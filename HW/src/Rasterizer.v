==> flow/design.v <==
module raster_unit #(
    parameter integer W_XY   = 16,  
    parameter integer W_EDGE = 32,  
    parameter integer W_Z    = 32   
)(
    input  wire  clk,
    input  wire  rst_n,
    input  wire [511:0] s_axis_tdata,
    input  wire         s_axis_tvalid,
    input  wire         s_axis_tlast,    
    output wire         s_axis_tready,
    output reg                    raster_valid,
    input  wire                   raster_ready,
    output reg                    endOfTriangle,
    output reg  [W_XY-1:0]        raster_X,
    output reg  [W_XY-1:0]        raster_Y,
    output reg  signed [W_Z-1:0]  raster_Z
);
    localparam [0:0] S_IDLE = 1'b0, S_RUN = 1'b1;
    reg state, state_next;
    assign s_axis_tready = (state == S_IDLE);
    reg [W_XY-1:0]          minx_r, miny_r, maxx_r, maxy_r;
    reg signed [W_EDGE-1:0] e0_row, e1_row, e2_row;
    reg signed [W_EDGE-1:0] e0_cur, e1_cur, e2_cur;
    reg signed [W_EDGE-1:0] e0_dx_r, e1_dx_r, e2_dx_r;
    reg signed [W_EDGE-1:0] e0_dy_r, e1_dy_r, e2_dy_r;
    reg                     top0_r, top1_r, top2_r;
    reg signed [W_Z-1:0]    z_row, z_cur;
    reg signed [W_Z-1:0]    z_dx_r, z_dy_r;
    reg [W_XY-1:0]          x, y;
    wire inside =
        ( (e0_cur > 0) || ( (e0_cur == 0) && top0_r) ) &&
        ( (e1_cur > 0) || ( (e1_cur == 0) && top1_r) ) &&
        ( (e2_cur > 0) || ( (e2_cur == 0) && top2_r) );
    wire advance      = (~inside) | (raster_valid & raster_ready);    
    wire at_end_x     = (x == maxx_r);
    wire at_end_y     = (y == maxy_r);
    wire clearing_row = advance & at_end_x;
    wire done         = advance & at_end_x & at_end_y;
    wire load_pixel         = inside && (~raster_valid || raster_ready);    
    wire raster_valid_offer = inside | (raster_valid & ~raster_ready);      
    always @* begin
        state_next = state;
        case (state)
          S_IDLE:  if(s_axis_tvalid && s_axis_tready) state_next = S_RUN;
          S_RUN :  state_next = done ? S_IDLE : S_RUN;
          default: state_next = S_IDLE;
        endcase
    end
    always @(posedge clk or negedge rst_n) begin
        if (!rst_n) begin
            state          <= S_IDLE;
            raster_valid   <= 1'b0;
            endOfTriangle  <= 1'b0;
            raster_X       <= {W_XY{1'b0}};
            raster_Y       <= {W_XY{1'b0}};
            raster_Z       <= {W_Z{1'b0}};
            x              <= {W_XY{1'b0}};
            y              <= {W_XY{1'b0}};
        end 
        else begin
            state          <= state_next;
            endOfTriangle  <= 1'b0;
            case (state)
              S_IDLE: begin
                raster_valid <= 1'b0;
                if (s_axis_tvalid && s_axis_tready) begin
                    minx_r <= s_axis_tdata[15:  0];
                    miny_r <= s_axis_tdata[31: 16];
                    maxx_r <= s_axis_tdata[47: 32];
                    maxy_r <= s_axis_tdata[63: 48];
                    e0_row <= $signed(s_axis_tdata[ 95:  64]);
                    e1_row <= $signed(s_axis_tdata[127:  96]);
                    e2_row <= $signed(s_axis_tdata[159: 128]);
                    e0_cur <= $signed(s_axis_tdata[ 95:  64]);
                    e1_cur <= $signed(s_axis_tdata[127:  96]);
                    e2_cur <= $signed(s_axis_tdata[159: 128]);
                    e0_dx_r <= $signed(s_axis_tdata[191: 160]);
                    e1_dx_r <= $signed(s_axis_tdata[223: 192]);
                    e2_dx_r <= $signed(s_axis_tdata[255: 224]);
                    e0_dy_r <= $signed(s_axis_tdata[287: 256]);
                    e1_dy_r <= $signed(s_axis_tdata[319: 288]);
                    e2_dy_r <= $signed(s_axis_tdata[351: 320]);
                    z_row  <= $signed(s_axis_tdata[383: 352]);
                    z_cur  <= $signed(s_axis_tdata[383: 352]);
                    z_dx_r <= $signed(s_axis_tdata[415: 384]);
                    z_dy_r <= $signed(s_axis_tdata[447: 416]);
                    top0_r <= s_axis_tdata[448];
                    top1_r <= s_axis_tdata[449];
                    top2_r <= s_axis_tdata[450];
                    x <= s_axis_tdata[15:  0];
                    y <= s_axis_tdata[31: 16];
                end
              end
              S_RUN: begin
                raster_valid <= clearing_row ? 1'b0 : raster_valid_offer;
                if (load_pixel) begin
                    raster_X <= x;
                    raster_Y <= y;
                    raster_Z <= z_cur;
                end
                if (advance) begin
                    if (at_end_x) begin
                        if (at_end_y) begin
                            endOfTriangle <= 1'b1;   
                        end 
                        else begin   
                            x <= minx_r;
                            y <= y + 1'b1;
                            e0_row <= e0_row + e0_dy_r;  e0_cur <= e0_row + e0_dy_r;
                            e1_row <= e1_row + e1_dy_r;  e1_cur <= e1_row + e1_dy_r;
                            e2_row <= e2_row + e2_dy_r;  e2_cur <= e2_row + e2_dy_r;
                            z_row  <= z_row  + z_dy_r;   z_cur  <= z_row  + z_dy_r;
                        end
                    end 
                    else begin
                        x      <= x + 1'b1;
                        e0_cur <= e0_cur + e0_dx_r;
                        e1_cur <= e1_cur + e1_dx_r;
                        e2_cur <= e2_cur + e2_dx_r;
                        z_cur  <= z_cur  + z_dx_r;
                    end
                end
              end
            endcase
        end
    end
endmodule
-- From RTL to reports: raster_unit
The steps from the RTL of raster_unit to its reports follow in flow order.
Line numbers count from 1 in the design file above.
Library cell names are shortened.
A cell with -- has no value.
- design top: raster_unit
- clock port: clk
- cell library: sky130hd
- timing corner: tt_025C_1v80

-- Word level
Source: Yosys, flattened and elaborated, memories not mapped. Widths are those after wreduce. Registers that Yosys merges into a memory's read port (data or address) are not register bits. Print and check cells do not count. Equal cells are merged and count once.
- register bits after elaboration at 662
- word-level cells at 131
- input bits: 517
- output and inout port bits at 67
- add/subtract/negate cells at 10
- $lt $le $gt $ge at 3
- noted eq/ne operators: 7
- reductions and logical operators at 20
- noted bitwise gates (word level): 10
- noted multiplexer cells: 51
- operator list (cell ; number):
    32-bit 2-to-1 mux ; 24
    32-bit parallel mux with 2-bit select ; 8
    32-bit adder ; 8
    16-bit 2-to-1 mux ; 8
    32-bit by 1-bit > comparator with 1-bit output (second input constant) ; 3
    32-bit zero test ; 3
    16-bit parallel mux with 2-bit select ; 2
    16-bit by 1-bit adder with 16-bit output (second input constant) ; 2
    16-bit equality test ; 2
    4-bit AND reduction ; 2
    1-bit logical AND ; 7
    1-bit 2-to-1 mux ; 7
    3-bit AND reduction ; 2
    5-bit AND reduction ; 1
    1-bit bitwise AND ; 4
    1-bit logical OR ; 4
    1-bit NOT ; 4
    2-bit by 1-bit != test with 1-bit output (second input constant) ; 2
    2-bit != test (second input constant) ; 2
    1-bit parallel mux with 2-bit select ; 2
    3-bit != test (second input constant) ; 1
    1-bit OR ; 2
    2-bit AND reduction ; 1

-- Longest topological paths
Depth = most cells in a row (Yosys ltp): at word level without a register or memory, in the mapped netlist without a sequential cell, where the memories' decode and read muxes count.
- depth in word-level cells: 11
- ABC_AREA at 0
- depth in mapped cells: 13
- gate-level depth less buffers at 12

-- Netlist
Source: synth_stat.txt of the flow (Yosys; design flattened, memories mapped). It holds for the ABC_AREA given above (unset counts as 0); a run with the other value may have another netlist.
- cells by type (cell ; number):
    edfxtp_1 ; 563
    ha_1 ; 250
    dfrtp_1 ; 99
    mux2_2 ; 150
    xnor2_1 ; 160
    a21oi_1 ; 268
    a21o_1 ; 152
    o21ai_0 ; 191
    nand2_1 ; 249
    xor2_1 ; 102
    nor2_1 ; 215
    a31oi_1 ; 71
    clkbuf_1 ; 101
    nand3_1 ; 71
    and3_1 ; 45
    nor2b_1 ; 43
    o21bai_1 ; 32
    a211oi_1 ; 31
Not listed: further types 58, cells in them 501.
- synthesis area: 37504.7 um^2
- noted cell count: 3294
- flip-flops: 662
- area of sequential cells at 19383.6 um^2

-- Worst setup path after synthesis
OpenSTA on the mapped netlist: ideal clock, no wires. The path of least setup slack (recovery checks aside). Input and output delay are each 20% of the period. Register names are those of the netlist, which keeps one name where synthesis merged equal registers.
- path kind: input port to flip-flop
- start point: input rst_n
- end point: register e0_dx_r[0]
- buffers on the path at 0
- stages on the path: 1
- noted slack: 3700 ps
- setup time: 710 ps
- delay of the path at 7740 ps
- arrival: 9890 ps
- noted time at the first pin: 2860 ps
- input delay at 2860 ps
- noted period: 14300 ps
- required time: 13590 ps
- noted synthesis period reached: 10600 ps
"delay of the path" is the arrival time less input delay plus setup time.
"stages on the path" counts driving pins, that of a launching flip-flop among them; a cell with two outputs on the path counts twice.
"synthesis period reached" is the clock period less the worst setup slack; recovery checks do not enter. This is arithmetic on one report: input and output delays are still those of the set period (20% each).
The rows between start and end are the longest chain of elaborated cells between them; the timing report does not say that the signal goes this way. Where chains are equally long, one stands for them.
Each line given opens the expression or statement behind the cell; cells for indexed reads and writes are added by Yosys, which also makes memories of some case tables.
- path through: and3_1
- cells in the longest elaborated chain: 1
- elaborated cells between the ends (all ways): 1
- noted source lines of those cells: 0
- classes of those cells: 1 x reduce/logical
- RTL lines, path post-synthesis (what ; line ; text):
    start: declaration ; 7 ; input  wire  rst_n,
    3-bit AND reduction ; -- ;
    end: assignment ; 78 ; e0_dx_r <= $signed(s_axis_tdata[191: 160]);
    end: declaration ; 25 ; reg signed [W_EDGE-1:0] e0_dx_r, e1_dx_r, e2_dx_r;

-- Path in the finished layout
Path of least setup slack in the final report of entry A (OpenROAD, finished layout, wires in). Where an end is a register, its clock arrival counts in the times.
The report prints the path's times to 10 ps; the period is as set.
- path kind: flip-flop to output port
- start point: register state
- end point: output s_axis_tready
- noted period: 11800 ps
- noted time at the first pin: 650 ps
- buffers on the path at 2
- noted slack: 6030 ps
- stages on the path: 4
- external output delay at 2360 ps
- arrival: 3410 ps
- required time: 9440 ps
The rows between start and end are the longest chain of elaborated cells between them; the timing report does not say that the signal goes this way. Where chains are equally long, one stands for them.
- path through: dfrtp_4 -> buf_12 -> clkinv_2 -> clkdlybuf4s50_1
- cells in the longest elaborated chain: 1
- elaborated cells between the ends (all ways): 1
- classes of those cells: 1 x logic
- RTL lines, path after layout (what ; line ; text):
    start: declaration ; 20 ; reg state, state_next;
    start: assignment ; 52 ; state          <= S_IDLE;
    start: assignment ; 62 ; state          <= state_next;
    1-bit NOT ; 21 ; assign s_axis_tready = (state == S_IDLE);
    end: declaration ; 11 ; output wire         s_axis_tready,

Settings and measured results of 2 stored flow runs for module raster_unit (sky130hd), not sorted in any way. The constraints put input and output delay at 20% of the set period each and load the outputs with 0.01 pF.
"achieved clock period" is the run's clock period less its worst setup slack. It is reckoned from that one timing run; input and output delays stay at 20% of the period that was set.
By "time on the worst setup path" is meant the share of the clock period that the worst setup path is allowed (20% is reserved at inputs, 20% at outputs), minus its slack. Clock arrival times at its registers enter into it.
"total power after layout": no workload was simulated; the value follows from the tool's default switching activity.
"time on the worst setup path" is given in steps of 10 ps.

Entry A

==> flow/run.sh <==
#!/bin/bash
# the make line also repeats the synthesis and layout settings of config.mk as NAME=value (left out here)
make -C /OpenROAD-flow-scripts/flow DESIGN_CONFIG=/design/flow/config.mk WORK_HOME=/design/flow/orfs CLKGATE_MAP_FILE= finish
==> flow/config.mk <==
export PLATFORM = sky130hd
export DESIGN_NAME = raster_unit
export DESIGN_NICKNAME = raster_unit
export VERILOG_FILES = /design/flow/design.v
export SDC_FILE = /design/flow/constraint.sdc
export NUM_CORES = 4
export LEC_CHECK = 0
export CAP_MARGIN = 20
export CORE_MARGIN = 2
export CORE_UTILIZATION = 40
export SETUP_SLACK_MARGIN = 1.68
export SLEW_MARGIN = 20
==> flow/constraint.sdc <==
create_clock -name core_clock -period 11.8 [get_ports {clk}]
set_input_delay 2.3600 -clock core_clock [delete_from_list [all_inputs] [get_ports {clk}]]
set_output_delay 2.3600 -clock core_clock [all_outputs]
set_load 0.01 [all_outputs]

Measured in entry A:
- noted the synthesis area: 37504.7 um^2
- die area at 96227.1 um^2
- standard-cell area after layout at 46803.6 um^2
- utilization after routing: 50.2%
- worst setup slack after layout at 6034 ps
- summed negative setup slack at 0 ps
- worst-case hold slack at 505 ps
- total power after layout: 8.778 mW
- achieved clock period: 5766 ps
- noted the time on the worst setup path: 3410 ps
- worst setup path type: flip-flop to output port

Entry B

==> flow/run.sh <==
#!/bin/bash
# the make line also repeats the synthesis and layout settings of config.mk as NAME=value (left out here)
make -C /OpenROAD-flow-scripts/flow DESIGN_CONFIG=/design/flow/config.mk WORK_HOME=/design/flow/orfs CLKGATE_MAP_FILE= finish
==> flow/config.mk <==
export PLATFORM = sky130hd
export DESIGN_NAME = raster_unit
export DESIGN_NICKNAME = raster_unit
export VERILOG_FILES = /design/flow/design.v
export SDC_FILE = /design/flow/constraint.sdc
export NUM_CORES = 4
export LEC_CHECK = 0
export ABC_AREA = 0
export CAP_MARGIN = 15
export CELL_PAD_IN_SITES_DETAIL_PLACEMENT = 1
export CORE_ASPECT_RATIO = 1.75
export CORE_MARGIN = 2
export CORE_UTILIZATION = 44
export CTS_CLUSTER_DIAMETER = 192
export CTS_CLUSTER_SIZE = 39
export GPL_ROUTABILITY_DRIVEN = 0
export GPL_TIMING_DRIVEN = 1
export HOLD_SLACK_MARGIN = -0.05
export PLACE_DENSITY_LB_ADDON = 0.28
export SETUP_SLACK_MARGIN = 0.26
export SLEW_MARGIN = 20
==> flow/constraint.sdc <==
create_clock -name core_clock -period 7.24 [get_ports {clk}]
set_input_delay 1.4480 -clock core_clock [delete_from_list [all_inputs] [get_ports {clk}]]
set_output_delay 1.4480 -clock core_clock [all_outputs]
set_load 0.01 [all_outputs]

Measured in entry B:
- noted the synthesis area: 37504.7 um^2
- die area at 87680.5 um^2
- standard-cell area after layout at 44501.4 um^2
- utilization after routing: 52.7%
- worst setup slack after layout at 2910 ps
- summed negative setup slack at 0 ps
- worst-case hold slack at 528 ps
- total power after layout: 12.043 mW
- achieved clock period: 4330 ps
- noted the time on the worst setup path: 4330 ps
- worst setup path type: flip-flop to flip-flop
